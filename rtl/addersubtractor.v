==> flow/design.v <==
module adderk (carryin, X, Y, S, carryout);
    parameter k = 16;
    input  [k-1:0] X, Y;
    input  carryin;
    output [k-1:0] S;
    output carryout;
    reg [k-1:0] S;
    reg carryout;
    always @(X or Y or carryin) begin
        {carryout, S} = X + Y + carryin;
    end
endmodule
module addersubtractor (A, B, Clock, Reset, Sel, AddSub, Z, Overflow);
    parameter n = 16;
    input [n-1:0] A, B;
    input Clock, Reset, Sel, AddSub;
    output [n-1:0] Z;
    output Overflow;
    reg SelR, AddSubR, Overflow;
    reg [n-1:0] Areg, Breg, Zreg;
    wire [n-1:0] G, H, M;  
    wire carryout, over_flow;
    assign H = Breg ^ {n{AddSubR}}; 
    mux2to1 multiplexer (Areg, Zreg, SelR, G);
    defparam multiplexer.k = n;
    adderk nbit_adder (AddSubR, G, H, M, carryout);
    defparam nbit_adder.k = n;
    assign over_flow = carryout & G[n-1] & H[n-1] & M[n-1];
    assign Z = Zreg;
    always @(posedge Reset or posedge Clock) begin
        if (Reset == 1'b1) begin
            Areg <= 0; 
            Breg <= 0; 
            Zreg <= 0;
            SelR <= 0; 
            AddSubR <= 0; 
            Overflow <= 0;
        end else begin
            Areg <= A; 
            Breg <= B; 
            Zreg <= M;
            SelR <= Sel; 
            AddSubR <= AddSub; 
            Overflow <= over_flow;
        end
    end
endmodule
module mux2to1 (V, W, Sel, F);
    parameter k = 16; 
    input  [k-1:0] V, W;
    input  Sel;
    output [k-1:0] F;
    reg [k-1:0] F;
    always @(V or W or Sel) begin
        if (Sel == 1'b0) 
            F = V;
        else 
            F = W;
    end
endmodule
## From RTL to reports: addersubtractor

Tool output for the design above, in the order of the flow.
Line numbers count from 1 in the design file above.
Operators carry their Yosys type and port widths (W data, S select, Z words).
Not given: --

| set-up | value |
|---|---|
| top module | addersubtractor |
| clock input | Clock |
| cell library | sky130hd |
| corner | tt_025C_1v80 |

## Elaborated design

Counts by Yosys on the flattened word-level netlist (proc, flatten, opt, wreduce; memories kept). Register bits leave out memories and registers merged into their read ports (data or address); mux counts leave out enables and synchronous resets folded into registers. Print and check cells are left out. Cells with the same type and inputs are merged into one.

| storage and ports | value |
|---|---|
| register bits after elaboration | 51 |
| bits in latches | 0 |
| bits in writable memories | 0 |
| bits in read-only memories | 0 |
| word width x clocked read ports | 0 |
| memories | 0 |
| bits of input ports | 36 |
| output and inout port bits | 17 |

| cells by class | value |
|---|---|
| $add $sub $neg | 2 |
| multipliers | 0 |
| divide/modulo/power cells | 0 |
| magnitude comparators | 0 |
| equality and inequality tests | 0 |
| shift operators | 0 |
| multiplexer cells | 1 |
| bitwise logic cells | 4 |
| reductions and logical operators | 0 |

Operator list:

| cell | count |
|---|---|
| $add A16 B16 Y17 | 1 |
| $add A17 B1 Y17 | 1 |
| $xor A16 B16 Y16 | 1 |
| $mux W16 | 1 |
| $and A1 B1 Y1 | 3 |

## Logic depth

Depth = most cells in a row (Yosys ltp): at word level without a register or memory, in the mapped netlist without a sequential cell, where the memories' decode and read muxes count.

| depth | value |
|---|---|
| word-level depth | 6 |
| ABC_AREA | 0 |
| mapped depth | 11 |

## Mapped cells and area

Yosys stat after the flow's synthesis: flattened, memories mapped to cells. It holds for the ABC_AREA given above (unset counts as 0); a run with the other value may have another netlist.

Cells by type:

| cell type | count |
|---|---|
| sky130_fd_sc_hd__dfrtp_1 | 51 |
| sky130_fd_sc_hd__ha_1 | 15 |
| sky130_fd_sc_hd__xor2_1 | 19 |
| sky130_fd_sc_hd__mux2_2 | 14 |
| sky130_fd_sc_hd__xnor2_1 | 10 |
| sky130_fd_sc_hd__a21oi_1 | 15 |
| sky130_fd_sc_hd__nand2_1 | 12 |
| sky130_fd_sc_hd__inv_1 | 9 |
| sky130_fd_sc_hd__o311ai_4 | 1 |
| sky130_fd_sc_hd__a31oi_1 | 4 |
| sky130_fd_sc_hd__a21o_1 | 3 |
| sky130_fd_sc_hd__fa_1 | 1 |
| sky130_fd_sc_hd__o21ai_1 | 4 |
| sky130_fd_sc_hd__nor2_1 | 5 |
| sky130_fd_sc_hd__nand4b_1 | 2 |
| sky130_fd_sc_hd__a211oi_1 | 2 |
| sky130_fd_sc_hd__nand3_1 | 3 |
| sky130_fd_sc_hd__o21a_1 | 2 |

Not listed: further types 26, cells in them 30.

| synthesis totals | value |
|---|---|
| mapped cells | 202 |
| chip area (Yosys) | 2,461.1 um^2 |
| area of sequential cells | 1,276.2 um^2 |
| mapped flip-flops | 51 |
| buffer cells | 4 |

The figures by module come from a second, unflattened synthesis with its own total; it is not the netlist above.

| second synthesis, totals | value |
|---|---|
| cells (unflattened synthesis) | 183 |
| area total of the unflattened synthesis | 2,454.9 um^2 |

Rows give one instance, submodules left out.

Modules:

| module | instances | cells | area (um^2) | sequential area (um^2) |
|---|---|---|---|---|
| addersubtractor | 1 | 71 | 1,458.9 | 1,276.2 |
| adderk (k=16) | 1 | 94 | 747.0 | 0.0 |
| mux2to1 (k=16) | 1 | 18 | 249.0 | 0.0 |

## Worst setup path after synthesis

Path of least setup slack by OpenSTA after synthesis, without wires, with an ideal clock, recovery checks aside; 20% of the period is set as input and as output delay. Where synthesis merged equal registers, the netlist keeps one of their names.

| timing path after synthesis | value |
|---|---|
| kind | reg-to-reg |
| start point | reg SelR |
| end point | reg Overflow |
| clock period | 2.57 ns |
| library setup time | 0.120 ns |
| launch time at the first pin | 0.000 ns |
| arrival | 2.553 ns |
| setup slack | -0.103 ns |
| delay of the path | 2.673 ns |
| stages on the path | 11 |
| buffers on the path | 2 |
| period reached after synthesis | 2.673 ns |

"delay of the path" = arrival - input delay + setup time.
"stages on the path" counts driving pins, that of a launching flip-flop among them; a cell with two outputs on the path counts twice.
"period reached after synthesis" = period - worst setup slack (recovery checks aside). The figure is calculated, with input and output delays left at 20% of the set period.
The rows between start and end are the longest chain of elaborated cells between them; the timing report does not say that the signal goes this way. Where chains are equally long, one stands for them.
Each line given opens the expression or statement behind the cell; cells for indexed reads and writes are added by Yosys, which also makes memories of some case tables.

| on the way, after synthesis | value |
|---|---|
| path through | sky130_fd_sc_hd__dfrtp_1 -> sky130_fd_sc_hd__buf_6 -> sky130_fd_sc_hd__clkbuf_1 -> sky130_fd_sc_hd__mux2_2 -> sky130_fd_sc_hd__ha_1 -> sky130_fd_sc_hd__and3_1 -> sky130_fd_sc_hd__and3_4 -> sky130_fd_sc_hd__o311ai_4 -> sky130_fd_sc_hd__a31oi_1 -> sky130_fd_sc_hd__o2111a_1 -> sky130_fd_sc_hd__o211a_1 |
| cells in the longest elaborated chain | 6 |
| elaborated cells on any way between the ends | 6 |
| RTL lines with such cells | 3 |
| classes of those cells | 2 x add/sub; 1 x mux; 3 x logic |

Ends and longest elaborated chain, after synthesis:

| element | RTL line | text |
|---|---|---|
| start, declared | 19 | `reg SelR, AddSubR, Overflow;` |
| start, assigned | 35 | `SelR <= 0;` |
| start, assigned | 42 | `SelR <= Sel;` |
| $mux W16 | 55 | `if (Sel == 1'b0)` |
| $add A16 B16 Y17 | 10 | `{carryout, S} = X + Y + carryin;` |
| $add A17 B1 Y17 | 10 |  |
| $and A1 B1 Y1 x3 | 28 | `assign over_flow = carryout & G[n-1] & H[n-1] & M[n-1];` |
| end, assigned | 37 | `Overflow <= 0;` |
| end, assigned | 44 | `Overflow <= over_flow;` |
| end, declared | 18 | `output Overflow;` |

## Worst path after layout

Path of least setup slack in the final report of run A (OpenROAD, finished layout, wires in). Where an end is a register, its clock arrival counts in the times.

| timing path after layout | value |
|---|---|
| kind | reg-to-reg |
| start point | reg AddSubR |
| end point | reg Overflow |
| clock period | 2.93 ns |
| library setup time | 0.06 ns |
| launch time at the first pin | 0.30 ns |
| arrival | 3.00 ns |
| setup slack | 0.17 ns |
| stages on the path | 10 |
| buffers on the path | 2 |

The rows between start and end are the longest chain of elaborated cells between them; the timing report does not say that the signal goes this way. Where chains are equally long, one stands for them.

| on the way, after layout | value |
|---|---|
| path through | sky130_fd_sc_hd__dfrtp_1 -> sky130_fd_sc_hd__buf_4 -> sky130_fd_sc_hd__buf_2 -> sky130_fd_sc_hd__xor2_1 -> sky130_fd_sc_hd__ha_1 -> sky130_fd_sc_hd__a211oi_1 -> sky130_fd_sc_hd__o211ai_1 -> sky130_fd_sc_hd__a221oi_1 -> sky130_fd_sc_hd__o2111a_1 -> sky130_fd_sc_hd__o211a_1 |
| cells in the longest elaborated chain | 6 |
| elaborated cells on any way between the ends | 6 |
| RTL lines with such cells | 3 |
| classes of those cells | 2 x add/sub; 4 x logic |

Ends and longest elaborated chain, after layout:

| element | RTL line | text |
|---|---|---|
| start, declared | 19 | `reg SelR, AddSubR, Overflow;` |
| start, assigned | 36 | `AddSubR <= 0;` |
| start, assigned | 43 | `AddSubR <= AddSub;` |
| $xor A16 B16 Y16 | 23 | `assign H = Breg ^ {n{AddSubR}};` |
| $add A16 B16 Y17 | 10 | `{carryout, S} = X + Y + carryin;` |
| $add A17 B1 Y17 | 10 |  |
| $and A1 B1 Y1 x3 | 28 | `assign over_flow = carryout & G[n-1] & H[n-1] & M[n-1];` |
| end, assigned | 37 | `Overflow <= 0;` |
| end, assigned | 44 | `Overflow <= over_flow;` |
| end, declared | 18 | `output Overflow;` |

Settings and measured results of 2 stored flow runs for module addersubtractor (sky130hd), not sorted in any way. The constraints put input and output delay at 20% of the set period each and load the outputs with 0.01 pF.
"achieved clock period" is the run's clock period less its worst setup slack. It is reckoned from that one timing run; input and output delays stay at 20% of the period that was set.
"worst setup path time" means the part of the period allowed to the worst setup path (the constraints hold back 20% at inputs and 20% at outputs) less its slack; where the path has registers, the arrival times of their clocks count too.
"total power after layout": no workload was simulated; the value follows from the tool's default switching activity.
Among the settings, . means not set for that run.

| setting or result | run A | run B |
|---|---|---|
| period_ns | 2.93 | 4.01 |
| CORE_UTILIZATION | 37 | 36 |
| SETUP_SLACK_MARGIN | -0.24 | -0.09 |
| PLACE_DENSITY_LB_ADDON | 0.02 | 0.26 |
| CORE_ASPECT_RATIO | 0.81 | . |
| CELL_PAD_IN_SITES_DETAIL_PLACEMENT | 1 | . |
| TNS_END_PERCENT | 60 | 35 |
| GPL_TIMING_DRIVEN | 0 | . |
| GPL_ROUTABILITY_DRIVEN | 1 | . |
| CTS_CLUSTER_DIAMETER | 239 | . |
| MIN_ROUTING_LAYER | met1 | met1 |
| MAX_ROUTING_LAYER | met5 | . |
| CAP_MARGIN | 20 | 20 |
| CORE_MARGIN | 2 | 2 |
| SLEW_MARGIN | 20 | 0 |
| ABC_AREA | . | 1 |
| synthesized cell area (um^2) | 2,461.1 | 2,509.9 |
| die footprint (um^2) | 7,323.6 | 7,656.2 |
| standard-cell area after layout (um^2) | 3,190.6 | 3,196.8 |
| post-layout utilization (%) | 50.0 | 47.3 |
| setup slack of the worst path (ns) | 0.167 | 1.222 |
| setup TNS (ns) | 0.000 | 0.000 |
| lowest hold slack (ns) | 0.533 | 0.515 |
| total power after layout (µW) | 2,477 | 1,726 |
| achieved clock period (ns) | 2.763 | 2.788 |
| worst setup path time (ns) | 2.76 | 2.79 |
| worst setup path kind | reg-to-reg | reg-to-reg |
